==> flow/design.v <==
module sp_ram8x16 
# (	parameter DATA_WIDTH = 16 ,
	parameter ADDR_WIDTH = 3 ,
	parameter RAM_DEPTH = 1 << ADDR_WIDTH
)
(
input 		wire 					wclk,  
input 		wire [ADDR_WIDTH-1:0] 	addr,  
input 		wire [DATA_WIDTH-1:0] 	d_in,  
input       wire                    we,  
output      logic [DATA_WIDTH-1:0]    d_out  
); 
logic [DATA_WIDTH-1:0] mem_array [0:RAM_DEPTH-1];
logic [ADDR_WIDTH-1:0] read_a; 
always_ff @ (posedge wclk)
begin : MEM_WRITE
   if (we) 
   begin
       mem_array[addr] <= d_in;
	   read_a <= addr;  
   end
end
assign d_out = mem_array[read_a]; 
endmodule : sp_ram8x16 
From RTL to reports: sp_ram8x16:

What the tools print for sp_ram8x16, step after step.
Lines are those of the file above, counted from 1.
Operators: Yosys type, input widths -> output width; for muxes data width and select width s.
Cell names lack the library's common part.
The mark - stands for no value.

* design top: sp_ram8x16
* clock port: wclk
* standard-cell library: sky130hd
* timing corner: tt_025C_1v80

Word level:

Yosys after proc, flatten, opt, wreduce and memory -nomap, before mapping. Print and check cells are not counted. Equal cells are merged and count once.
Memory sizes are those after Yosys's memory passes, which may raise the word count (mostly to a power of two), join words into wider ones and drop unused or constant bits.

* register bits: 3
* RAM bits: 128
* clocked read ports x word width: 16
* memories: 1
* input bits: 21
* output and inout port bits: 16
* cells after elaboration: 6

* multiplexer cells: 4

Memory list
* mem_array: words 8, width 16, rd ports 1, write ports 1, line 13 `logic [DATA_WIDTH-1:0] mem_array [0:RAM_DEPTH-1];`

Operators by type and width (number)
* $mux 16: 1
* $mux 3: 2
* $mux 1: 1

Longest topological paths:

Depth = most cells in a row (Yosys ltp): at word level without a register or memory, in the mapped netlist without a sequential cell, where the memories' decode and read muxes count.

* depth after elaboration: 1
* ABC_AREA: 1
* depth in mapped cells: 7
* gate-level depth less buffers: 6

Netlist:

Yosys stat after the flow's synthesis: flattened, memories mapped to cells. It holds for the ABC_AREA given above (unset counts as 0); a run with the other value may have another netlist.

* standard cells after synthesis: 582
* cell area after synthesis: 0.0058444 mm^2
* area of sequential cells: 0.0039938 mm^2
* mapped flip-flops: 134
* buffers: 23

Cell types
* edfxtp_1: number 131, total area 3.93E+03 um^2
* nand2_1: number 214, total area 803.27 um^2
* inv_1: number 133, total area 499.229 um^2
* nand3_1: number 64, total area 320.307 um^2
* buf_6: number 7, total area 78.826 um^2
* buf_2: number 12, total area 60.058 um^2
* dfxtp_1: number 3, total area 60.058 um^2
* nor2_1: number 10, total area 37.536 um^2
* buf_4: number 4, total area 30.029 um^2
* a21oi_1: number 2, total area 10.01 um^2
* o21a_1: number 1, total area 7.507 um^2
* inv_2: number 1, total area 3.754 um^2

Timing after synthesis:

Path of least setup slack by OpenSTA after synthesis, without wires, with an ideal clock, recovery checks aside; 20% of the period is set as input and as output delay. Where synthesis merged equal registers, the netlist keeps one of their names.

* path kind: input -> register
* from: in addr[0]
* to: mem mem_array[0][0]
* period: 2370 ps
* external input delay: 474 ps
* library setup time: 388 ps
* time at the first pin: 474 ps
* arrival: 1327 ps
* required time: 1982 ps
* setup slack: 655 ps
* path delay: 1241 ps
* stages on the path: 3
* path buffers: 0
* synthesis period reached: 1715 ps

"path delay" = arrival - input delay + setup time.
"stages on the path" counts driving pins, that of a launching flip-flop among them; a cell with two outputs on the path counts twice.
"synthesis period reached" = period - worst setup slack (recovery checks aside). The figure is calculated, with input and output delays left at 20% of the set period.
The rows between start and end are the longest chain of elaborated cells between them; the timing report does not say that the signal goes this way. Where chains are equally long, one stands for them.
Each line given opens the expression or statement behind the cell; cells for indexed reads and writes are added by Yosys, which also makes memories of some case tables.

* path through: inv_1 -> nand2_1 -> nor2_1
* cells in the longest elaborated chain: 1
* elaborated cells between the ends (all ways): 1
* RTL lines with such cells: 1
* those cells by class: 1 x mux

RTL lines, path post-synthesis
* from (decl): line 8 `input wire [ADDR_WIDTH-1:0] addr,`
* $mux 3: line 17 `if (we)`
* to (decl): line 13 `logic [DATA_WIDTH-1:0] mem_array [0:RAM_DEPTH-1];`

Worst path after layout:

Path of least setup slack in the final report of flow run 1 (OpenROAD, finished layout, wires in). Where an end is a register, its clock arrival counts in the times.
The path's times are printed in steps of 10 ps; the period is the one set.

* path kind: register -> output
* from: reg (no name shown)
* to: out d_out[7]
* period: 3490 ps
* external output delay: 700 ps
* time at the first pin: 400 ps
* arrival: 2080 ps
* required time: 2790 ps
* setup slack: 710 ps
* stages on the path: 9
* path buffers: 2

* path through: dfxtp_4 -> inv_8 -> bufbuf_16 -> nand2_1 -> nand3_1 -> nand2_1 -> nand2_1 -> nand2_1 -> clkdlybuf4s50_1

RTL lines, path post-layout
* to (decl): line 11 `output      logic [DATA_WIDTH-1:0]    d_out`

Chain of elaborated cells between the ends: none given.

==> results <==
Measured data: module sp_ram8x16, platform sky130hd, 2 stored runs of the flow under differing settings, order arbitrary. Input and output delays are each 20% of the period that was set; the output load is 0.01 pF.
"period reached" means the clock period less the worst setup slack. The figure is calculated, with input and output delays left at 20% of the set period.
"worst path time" is the time allowed to the run's worst setup path (the clock period less input and output delay, where it has them) less its slack. Clock arrival times count: a late capture clock shortens it, a late launch clock lengthens it.
"power consumption" rests on the timing tool's default activity at the inputs, not on a simulated workload.
"worst path time" is known to 10 ps.

### Flow run 1

Settings: `period_ns=3.49`, `CORE_UTILIZATION=28`, `SETUP_SLACK_MARGIN=0.8`, `PLACE_DENSITY=0.39`, `HOLD_SLACK_MARGIN=0.28`, `CORE_ASPECT_RATIO=0.66`, `ABC_AREA=1`, `GPL_ROUTABILITY_DRIVEN=1`, `CAP_MARGIN=20`, `CORE_MARGIN=2`, `SLEW_MARGIN=20`

- Standard-cell area after routing: 0.007257 mm^2
- Worst hold slack in the final report: 449 ps
- Worst setup slack after layout: 712 ps
- Final setup TNS: 0 ps
- Die size: 0.0220693 mm^2
- Period reached: 2778 ps
- Power consumption: 4070 µW
- Worst path time: 2080 ps
- Worst setup path kind: register -> output
- Final design utilization: 35.9 %
- Post-synthesis cell area: 0.0058444 mm^2

### Flow run 2

Settings: `period_ns=3.07`, `CORE_UTILIZATION=34`, `SETUP_SLACK_MARGIN=0.05`, `CORE_MARGIN=5`, `CELL_PAD_IN_SITES_GLOBAL_PLACEMENT=3`, `CELL_PAD_IN_SITES_DETAIL_PLACEMENT=0`, `TNS_END_PERCENT=50`, `ABC_AREA=0`, `CTS_CLUSTER_SIZE=68`, `CAP_MARGIN=20`, `SLEW_MARGIN=20`

- Standard-cell area after routing: 0.0064274 mm^2
- Worst hold slack in the final report: 470 ps
- Worst setup slack after layout: 151 ps
- Final setup TNS: 0 ps
- Die size: 0.0177236 mm^2
- Period reached: 2919 ps
- Power consumption: 4431 µW
- Worst path time: 2310 ps
- Worst setup path kind: register -> output
- Final design utilization: 42.8 %
- Post-synthesis cell area: 0.0051549 mm^2
