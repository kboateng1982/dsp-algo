==> flow/design.v <==
module register
#(parameter DATA_WIDTH=16)
(
	input wire signed [DATA_WIDTH-1:0] datain,
	input wire sys_clock,
	input wire reset_n,
	input wire en_i,
	output logic signed [DATA_WIDTH-1:0] dataout
);
always_ff@ (posedge sys_clock or negedge reset_n)
	if (!reset_n)
	begin 
		dataout <= '0;
	end 
	else if (en_i) 
    begin 	
		dataout <= datain;
	end 
endmodule
# Step by step through the tools: register
# What the tools print for register, step after step.
# Lines are those of the file above, counted from 1.
# Operators: Yosys type, input widths -> output width; for muxes data width and select width s.
# Not given: -
# design
top,register
clock,sys_clock
cell_library,sky130hd
pvt_corner,tt_025C_1v80

# Word level
# Counts by Yosys on the flattened word-level netlist (proc, flatten, opt, wreduce; memories kept). Register bits leave out memories and registers merged into their read ports (data or address); mux counts leave out enables and synchronous resets folded into registers. Print and check cells are left out. Cells with the same type and inputs are merged into one.
# bits
word_cells,1
ff_bits,16
out_inout_bits,16
inputBits,19

# Logic depth
# Longest topological path by Yosys (ltp), each cell counted once; first at word level (registers and memories cut), then after technology mapping (sequential cells cut; the memories' decode and read muxes count).
# depth
depth_word,0
ABC_AREA,0
mapped_depth,3
depth_no_buf,1

# Synthesis result
# The flow's flattened synthesis, as Yosys stat reports it; memories are mapped. The netlist is that of the ABC_AREA named above (0 if unset); the other value can give another one.
# types
cell_type,n
sky130_fd_sc_hd__dfrtp_1,16
sky130_fd_sc_hd__mux2_4,10
sky130_fd_sc_hd__mux2_2,6
sky130_fd_sc_hd__buf_12,1
sky130_fd_sc_hd__buf_6,1
# synth_totals
yosys_area_um2,649.4
cells,34
ff_cells,16

# Timing after synthesis
# Path of least setup slack by OpenSTA after synthesis, without wires, with an ideal clock, recovery checks aside; 20% of the period is set as input and as output delay. Where synthesis merged equal registers, the netlist keeps one of their names.
# synth_path
path_type,input -> register
startpoint,in en_i
endpoint,reg dataout[10]
t_arrival_ns,0.756
setup_slack_ns,0.218
clock_period_ns,1.1
setup_time_ns,0.125
path_delay_ns,0.661
required_time_ns,0.975
stages,3
launch_ns,0.220
period_less_setup_slack_ns,0.882
# "path_delay_ns" is the arrival time less input delay plus setup time.
# "stages": output pins that drive a net of the path, with the launching flip-flop's if there is one; two outputs of one cell count as two.
# "period_less_setup_slack_ns" is the clock period less the worst setup slack; recovery checks do not enter. This is arithmetic on one report: input and output delays are still those of the set period (20% each).
# synth_via
cell_sequence,sky130_fd_sc_hd__buf_6 -> sky130_fd_sc_hd__buf_12 -> sky130_fd_sc_hd__mux2_4
elab_chain_len,0
cells_between,0
# synth_lines
item,line_no,source
start: declaration,7,"input wire en_i,"
end: assignment,13,dataout <= '0;
end: assignment,17,dataout <= datain;
end: declaration,8,output logic signed [DATA_WIDTH-1:0] dataout

# Path in the finished layout
# From the final timing report of flow run B: the path of least setup slack in the routed layout; clock arrival at registers is part of the times.
# layout_path
path_type,register -> output
startpoint,reg dataout[7]
endpoint,out dataout[7]
stages,2
clock_period_ns,0.853
setup_slack_ns,-0.13
launch_ns,0.27
t_arrival_ns,0.81
required_time_ns,0.68
# layout_via
cell_sequence,sky130_fd_sc_hd__dfrtp_1 -> sky130_fd_sc_hd__buf_2
elab_chain_len,0
cells_between,0
# layout_lines
item,line_no,source
start: declaration,8,output logic signed [DATA_WIDTH-1:0] dataout
start: assignment,13,dataout <= '0;
start: assignment,17,dataout <= datain;
end: declaration,8,

# Below are 2 stored runs of the flow (Yosys, OpenROAD; platform sky130hd) on register, each with its settings and what was measured, unordered. Constraints: input delay and output delay 20% of the set period each, output load 0.01 pF.
# "period_reached_ns" is the run's clock period less its worst setup slack. It is reckoned from that one timing run; input and output delays stay at 20% of the period that was set.
# "worstPathTime_ns" means the part of the period allowed to the worst setup path (the constraints hold back 20% at inputs and 20% at outputs) less its slack; where the path has registers, the arrival times of their clocks count too.
# "design_power_w" is the tool's figure for a default switching activity; nothing was simulated.
# A setting shown as -- is not set for that run.
# Results: -- = not shown.
setting or result,flow run A,flow run B
period_ns,0.489,0.853
CORE_UTILIZATION,60,40
SETUP_SLACK_MARGIN,0.02,0.07
PLACE_DENSITY_LB_ADDON,0.04,--
CORE_ASPECT_RATIO,1.15,--
CELL_PAD_IN_SITES_GLOBAL_PLACEMENT,3,--
ABC_AREA,1,--
CTS_CLUSTER_DIAMETER,357,--
SLEW_MARGIN,30,20
MIN_ROUTING_LAYER,met2,--
MAX_ROUTING_LAYER,met4,--
CAP_MARGIN,20,20
CORE_MARGIN,2,2
design_power_w,--,0.001719
ws_setup_ns,--,-0.127
layout_stdcell_area_um2,--,1096.0
ys_area_um2,--,649.4
die_um2,--,1961.6
worstPathTime_ns,--,0.81
worstPathKind,--,register -> output
period_reached_ns,--,0.980
# Flow run A: no results, placement failed with FLW-0024
